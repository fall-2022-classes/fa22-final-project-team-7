==> flow/design.v <==
module oled_gpio_core
   (
    input  logic clk,
    input  logic reset,
    input  logic cs,
    input  logic read,
    input  logic write,
    input  logic [4:0] addr,
    input  logic [31:0] wr_data,
    output logic [31:0] rd_data,
    output logic oled_dc, oled_reset, oled_vbatc, oled_vddc
   );
   logic wr_en;
   logic D0,D1,D2,D3;
   always_ff @(posedge clk, posedge reset)
      if (reset)
         begin
            D0 <= 0;
            D1 <= 0;
            D2 <= 0;
            D3 <= 0;
         end
      else   
         if (wr_en)
         begin
            if(addr[1:0] == 2'b00)
            begin
               D0 <= wr_data[0];
            end
            if(addr[1:0] == 2'b01)
            begin
               D1 <= wr_data[0];
            end
            if(addr[1:0] == 2'b10)
            begin
               D2 <= wr_data[0];
            end         
            if(addr[1:0] == 2'b11)
            begin
               D3 <= wr_data[0];
            end           
         end
   assign wr_en = cs && write;
   assign rd_data =  0;
   assign oled_dc = D0;
   assign oled_reset = D1;
   assign oled_vbatc = D2;
   assign oled_vddc = D3;
endmodule
# Reports on oled_gpio_core
# What the tools print for oled_gpio_core, step after step.
# Line numbers count from 1 in the design file above.
# Operators carry their Yosys type and port widths (W data, S select, Z words).
# Cell names lack the library's common part.
# Not given: --
# setup
top_module	oled_gpio_core
clk_port	clk
lib	sky130hd
corner	tt_025C_1v80

# Word level
# Yosys after proc, flatten, opt, wreduce and memory -nomap, before mapping. Enables and synchronous resets that opt folds into registers are not counted as muxes. Memory bits, and registers merged into a memory's read port (data or address), are not among the register bits. Print and check cells are not counted. Equal cells are merged and count once.
# classes
n_eq	3
n_reduce_logical	6
# ops
operator	n
$reduce_and A2 Y1	4
$eq A2 B2 Y1 const B	2
$eq A2 B1 Y1 const B	1
$logic_not A2 Y1	1
$logic_and A1 B1 Y1	1
# bits
ff_bits	4
inputBits	42
out_inout_bits	36
wordCells	13

# Logic depth
# Depth = most cells in a row (Yosys ltp): at word level without a register or memory, in the mapped netlist without a sequential cell, where the memories' decode and read muxes count.
# depth
word_depth	2
ABC_AREA	1
ltp_mapped	5
mapped_depth_nobuf	5

# After synthesis
# Source: synth_stat.txt of the flow (Yosys; design flattened, memories mapped). It holds for the ABC_AREA given above (unset counts as 0); a run with the other value may have another netlist.
# by_type
type	n	type_area_um2
buf_4	32	240.23
dfrtp_1	4	100.096
nand2_1	13	48.797
inv_1	4	15.014
nand3_1	3	15.014
nor2_1	4	15.014
o21ai_0	1	5.005
conb_1	1	3.754
# mapped
mapped_cells	62
mapped_area_mm2	0.0004429
ffs	4
buf_cells	32

# Worst setup path after synthesis
# OpenSTA on the mapped netlist: ideal clock, no wires. The path of least setup slack (recovery checks aside). Input and output delay are each 20% of the period. Register names are those of the netlist, which keeps one name where synthesis merged equal registers.
# synth_path
kind	input -> register
from	in cs
to	reg D1
period_ps	1140
in_delay_ps	228
launch_ps	228
t_arrival_ps	551
slack_ps	472
delay_ps	440
driving_pins	5
synth_period_reached_ps	668
# "delay_ps" is the arrival time less input delay plus setup time.
# "driving_pins" counts driving pins, that of a launching flip-flop among them; a cell with two outputs on the path counts twice.
# "synth_period_reached_ps" is the clock period less the worst setup slack; recovery checks do not enter. This is arithmetic on one report: input and output delays are still those of the set period (20% each).
# The rows between start and end are the longest chain of elaborated cells between them; the timing report does not say that the signal goes this way. Where chains are equally long, one stands for them.
# Each line given opens the expression or statement behind the cell; cells for indexed reads and writes are added by Yosys, which also makes memories of some case tables.
# synth_via
cell_sequence	nand2_1 -> inv_1 -> nand2_1 -> nand2_1 -> nand2_1
elab_chain_cells	2
cone_cells	2
cone_lines	1
cone_classes	reduce/logical (2)
# synth_rtl
element	line_no	source
from (decl)	5	input  logic cs,
$logic_and A1 B1 Y1	43	assign wr_en = cs && write;
$reduce_and A2 Y1	--
to (assign)	19	D1 <= 0;
to (assign)	32	D1 <= wr_data[0];
to (decl)	14	logic D0,D1,D2,D3;

# Timing after layout
# From the final timing report of stored run 1: the path of least setup slack in the routed layout; clock arrival at registers is part of the times.
# The path's times are printed in steps of 10 ps; the period is the one set.
# layout_path
kind	register -> output
from	reg D1
to	out oled_reset
period_ps	777
output_delay_ps	160
launch_ps	240
t_arrival_ps	750
slack_ps	-130
driving_pins	2
# layout_via
cell_sequence	dfrtp_1 -> buf_6
elab_chain_cells	0
cone_cells	0
cone_lines	0
# layout_rtl
element	line_no	source
from (decl)	14	logic D0,D1,D2,D3;
from (assign)	19	D1 <= 0;
from (assign)	32	D1 <= wr_data[0];
to (decl)	11	output logic oled_dc, oled_reset, oled_vbatc, oled_vddc

# 2 stored runs of oled_gpio_core in the flow (synthesis by Yosys, layout by OpenROAD, sky130hd cells), in arbitrary order. Constraints: input delay and output delay 20% of the set period each, output load 0.01 pF.
# "achievedPeriod_ps" is the run's clock period less its worst setup slack. It is reckoned from that one timing run; input and output delays stay at 20% of the period that was set.
# "timing.worst_path_ps" is the time allowed to the run's worst setup path (the clock period less input and output delay, where it has them) less its slack. Clock arrival times count: a late capture clock shortens it, a late launch clock lengthens it.
# By "power_total_mw" is meant OpenSTA's value without simulated activity: inputs other than the clock are taken to toggle once in ten clock periods, and the tool carries that through the logic.
# "timing.worst_path_ps" is given in steps of 10 ps.
# Settings: . = not set for that run.
# A result given as . is not shown for that run.
run	period_ns	CORE_UTILIZATION	SETUP_SLACK_MARGIN	PLACE_DENSITY_LB_ADDON	CORE_MARGIN	ABC_AREA	CTS_CLUSTER_DIAMETER	MIN_ROUTING_LAYER	MAX_ROUTING_LAYER	CAP_MARGIN	SLEW_MARGIN	PLACE_DENSITY	CELL_PAD_IN_SITES_GLOBAL_PLACEMENT	CELL_PAD_IN_SITES_DETAIL_PLACEMENT	GPL_TIMING_DRIVEN	yosys_chip_area_mm2	finalCellArea_mm2	achievedPeriod_ps	tns_setup_ps	power_total_mw	dieArea_mm2	final_setup_ws_ps	timing.worst_path_ps	worstPathKind	final_util_pct
stored run 1	0.777	29	0.22	0.09	7	1	26	met2	met5	20	20	.	.	.	.	0.0004429	0.0004604	909	-478	0.7936	0.0028175	-132	750	register -> output	33.7
stored run 2	0.866	69	0.15	.	2	.	.	.	met4	20	20	0.42	3	1	1	.	.	.	.	.	.	.	.	.	.
# Stored run 2: not finished: floorplanning ended with error PDN-0185
